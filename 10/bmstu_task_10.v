==> flow/design.v <==
`timescale 1ns / 1ps
module bmstu_task_10 #(parameter WIDTH = 8, parameter NUM = 4)(
        input clk_in,
        input [WIDTH-1:0] data_in,
        output [NUM-1:0][WIDTH-1:0] out,
        output [NUM-1:0] out_valid
    );
    reg [NUM-1:0][WIDTH-1:0] data = 'h0;
    reg [NUM-1:0] data_valid = 'h0;
    assign out = data;
    assign out_valid = data_valid;
    genvar i;
    integer j;
    wire [NUM-1:0] comp_mask;
    wire [NUM-1:0] data_mask;
    wire [NUM-1:0] shift_mask;
    assign data_mask = comp_mask ? comp_mask - 1 : comp_mask;
    assign shift_mask = data_mask ? data_mask : {NUM{1'b1}};
    generate
        for (i = 0; i < NUM; i = i + 1) 
            assign comp_mask[i] = (data[i] == data_in) & data_valid[i];
    endgenerate
    always@(posedge clk_in) begin
        for (j = 1; j < NUM; j = j + 1) begin 
            data[j] <= (shift_mask[j - 1]) ? data[j - 1] : data[j]; 
        end
        data[0] <= data_in;
        data_valid <= (data_mask) ? data_valid : (data_valid << 1) | 4'b1; 
    end
endmodule
# Step by step through the tools: bmstu_task_10

Tool output for the design above, in the order of the flow.
Line numbers count from 1 in the design file above.
Operators: Yosys type, input widths -> output width; for muxes data width and select width s.
Cell names lack the library's common part.
A cell with - has no value.

Top module: bmstu_task_10
Clock port: clk_in
Library: sky130hd
Timing corner: tt_025C_1v80

# Word-level counts

Yosys after proc, flatten, opt, wreduce and memory -nomap, before mapping. Enables and synchronous resets that opt folds into registers are not counted as muxes. Memory bits, and registers merged into a memory's read port (data or address), are not among the register bits. Print and check cells are not counted. Equal cells are merged and count once.

Flip-flop bits (word level): 36
Input bits: 9
Output and inout port bits: 36
Elaborated cells: 18

Add/sub/neg operators: 1
Equality and inequality tests: 4
Muxes and demuxes: 2
Bitwise gates (word level): 4
Reductions and logical operators: 2

Operators with widths:

| kind                | number |
| $eq 8x8->1          | 4 |
| $reduce_bool 4->1   | 2 |
| $and 1x1->1         | 4 |
| $sub 4x1->4 const B | 1 |
| $mux 4              | 1 |
| $mux 3              | 1 |

# Longest topological paths

Longest topological path by Yosys (ltp), each cell counted once; first at word level (registers and memories cut), then after technology mapping (sequential cells cut; the memories' decode and read muxes count).

Word-level depth: 6
ABC_AREA: 0
Mapped depth: 8
Mapped depth without buffers: 8

# Mapped cells and area

Yosys stat after the flow's synthesis: flattened, memories mapped to cells. It holds for the ABC_AREA given above (unset counts as 0); a run with the other value may have another netlist.
The area totals of this step are shown rounded.

Cells by type:

| cell     | number | total area (µm²) |
| edfxtp_1 | 28     | 840.806 |
| dfxtp_1  | 8      | 160.154 |
| xnor2_1  | 18     | 157.651 |
| xor2_1   | 14     | 122.618 |
| nand4_1  | 6      | 37.536 |
| nor4_1   | 3      | 18.768 |
| nor3_4   | 1      | 16.266 |
| a21oi_1  | 3      | 15.014 |
| nand2_1  | 4      | 15.014 |
| nand3_1  | 3      | 15.014 |
| nor3_1   | 3      | 15.014 |
| ha_1     | 1      | 12.512 |
| a41oi_1  | 1      | 8.758 |
| and2b_2  | 1      | 8.758 |
| o31a_1   | 1      | 8.758 |
| inv_1    | 2      | 7.507 |
| o211ai_1 | 1      | 7.507 |
| and2_1   | 1      | 6.256 |

Other cell types: 4; their cells: 4.

Cell count: 103
Mapped area: 1495 µm²
Sequential area: 1001 µm²
Flip-flops: 36
Buffers: 0

# Timing after synthesis

OpenSTA on the mapped netlist: ideal clock, no wires. The path of least setup slack (recovery checks aside). Input and output delay are each 20% of the period. Register names are those of the netlist, which keeps one name where synthesis merged equal registers.

Path type: input port to flip-flop
Start: input port data_in[0]
End: register data
Clock period: 4.82 ns
Input delay: 0.964 ns
Library setup time: 0.378 ns
Launch time at the first pin: 0.964 ns
Data arrival time: 2.544 ns
Setup slack: 1.898 ns
Path delay: 1.958 ns
Stages on the path: 7
Buffers on the path: 0
Synthesis period reached: 2.922 ns

"path delay" = arrival - input delay + setup time.
"stages on the path": output pins that drive a net of the path, with the launching flip-flop's if there is one; two outputs of one cell count as two.
"synthesis period reached" = period - worst setup slack (recovery checks aside). The figure is calculated, with input and output delays left at 20% of the set period.
An end named without its bit number is one bit of that signal or, where synthesis recoded a state register, one of its new flip-flops.
Between the ends stands the longest chain of elaborated cells between them, by number of cells; it is not shown to be the way that was timed. Of several equally long chains one is given.
Each line given opens the expression or statement behind the cell; cells for indexed reads and writes are added by Yosys, which also makes memories of some case tables.

Cells stage by stage: xnor2_1 > nand3_1 > nor3_4 > inv_1 > ha_1 > o31a_1 > a41oi_1
Length of the longest elaborated chain: 6

RTL lines, path post-synthesis:

| item              | RTL line | text |
| from (decl)       | 4        | `input [WIDTH-1:0] data_in,` |
| $eq 8x8->1        | 21       | `assign comp_mask[i] = (data[i] == data_in) & data_valid[i];` |
| $and 1x1->1       | 21       |  |
| $sub 4x1->4       | 17       | `assign data_mask = comp_mask ? comp_mask - 1 : comp_mask;` |
| $mux 4            | 17       |  |
| $reduce_bool 4->1 | 18       | `assign shift_mask = data_mask ? data_mask : {NUM{1'b1}};` |
| $mux 3            | 18       |  |
| to (decl)         | 8        | `reg [NUM-1:0][WIDTH-1:0] data = 'h0;` |

# Worst path after layout

Path of least setup slack in the final report of entry A (OpenROAD, finished layout, wires in). Where an end is a register, its clock arrival counts in the times.

Path type: flip-flop to flip-flop
Start: register data
End: register data
Clock period: 2.0 ns
Library setup time: 0.23 ns
Launch time at the first pin: 0.29 ns
Data arrival time: 2.38 ns
Setup slack: -0.32 ns
Stages on the path: 9
Buffers on the path: 1

An end named without its bit number is one bit of that signal or, where synthesis recoded a state register, one of its new flip-flops.
Between the ends stands the longest chain of elaborated cells between them, by number of cells; it is not shown to be the way that was timed. Of several equally long chains one is given.

Cells stage by stage: edfxtp_1 > xor2_1 > nor4_2 > nand4_1 > ha_4 > or2_4 > o211ai_1 > a21oi_4 > buf_12
Length of the longest elaborated chain: 6

RTL lines, path after layout:

| item              | RTL line | text |
| from (decl)       | 8        | `reg [NUM-1:0][WIDTH-1:0] data = 'h0;` |
| $eq 8x8->1        | 21       | `assign comp_mask[i] = (data[i] == data_in) & data_valid[i];` |
| $and 1x1->1       | 21       |  |
| $sub 4x1->4       | 17       | `assign data_mask = comp_mask ? comp_mask - 1 : comp_mask;` |
| $mux 4            | 17       |  |
| $reduce_bool 4->1 | 18       | `assign shift_mask = data_mask ? data_mask : {NUM{1'b1}};` |
| $mux 3            | 18       |  |
| to (decl)         | 8        |  |

--- measured runs ---
Settings and measured results of 2 stored flow runs for module bmstu_task_10 (sky130hd), not sorted in any way. The constraints put input and output delay at 20% of the set period each and load the outputs with 0.01 pF.
"clock period achieved" = clock period - worst setup slack. The figure is calculated, with input and output delays left at 20% of the set period.
By "critical path time" is meant the share of the clock period that the worst setup path is allowed (20% is reserved at inputs, 20% at outputs), minus its slack. Clock arrival times at its registers enter into it.
"total power after layout" is the tool's figure for a default switching activity; nothing was simulated.
The measured numbers are rounded.
Among the settings, - means not set for that run.

| name                                  | entry A                | entry B                |
| period_ns                             | 2.0                    | 2.1                    |
| CAP_MARGIN                            | 20                     | 20                     |
| CORE_MARGIN                           | 2                      | 7                      |
| CORE_UTILIZATION                      | 40                     | 22                     |
| SLEW_MARGIN                           | 20                     | 20                     |
| PLACE_DENSITY                         | -                      | 0.6                    |
| CELL_PAD_IN_SITES_DETAIL_PLACEMENT    | -                      | 1                      |
| TNS_END_PERCENT                       | -                      | 95                     |
| GPL_TIMING_DRIVEN                     | -                      | 0                      |
| GPL_ROUTABILITY_DRIVEN                | -                      | 0                      |
| CTS_CLUSTER_DIAMETER                  | -                      | 160                    |
| MIN_ROUTING_LAYER                     | -                      | met1                   |
| cell area after synthesis (µm²)       | 1495                   | 1495                   |
| area inside the die boundary (µm²)    | 4243                   | 9301                   |
| standard-cell area after layout (µm²) | 2512                   | 2372                   |
| post-route utilization (%)            | 69.1                   | 36.7                   |
| setup slack of the worst path (ns)    | -0.318                 | -0.097                 |
| final setup TNS (ns)                  | -7.467                 | -1.575                 |
| smallest hold slack (ns)              | 0.290                  | 0.323                  |
| total power after layout (uW)         | 1654                   | 1559                   |
| clock period achieved (ns)            | 2.318                  | 2.197                  |
| critical path time (ns)               | 2.32                   | 2.20                   |
| worst path kind                       | flip-flop to flip-flop | flip-flop to flip-flop |
--- end ---
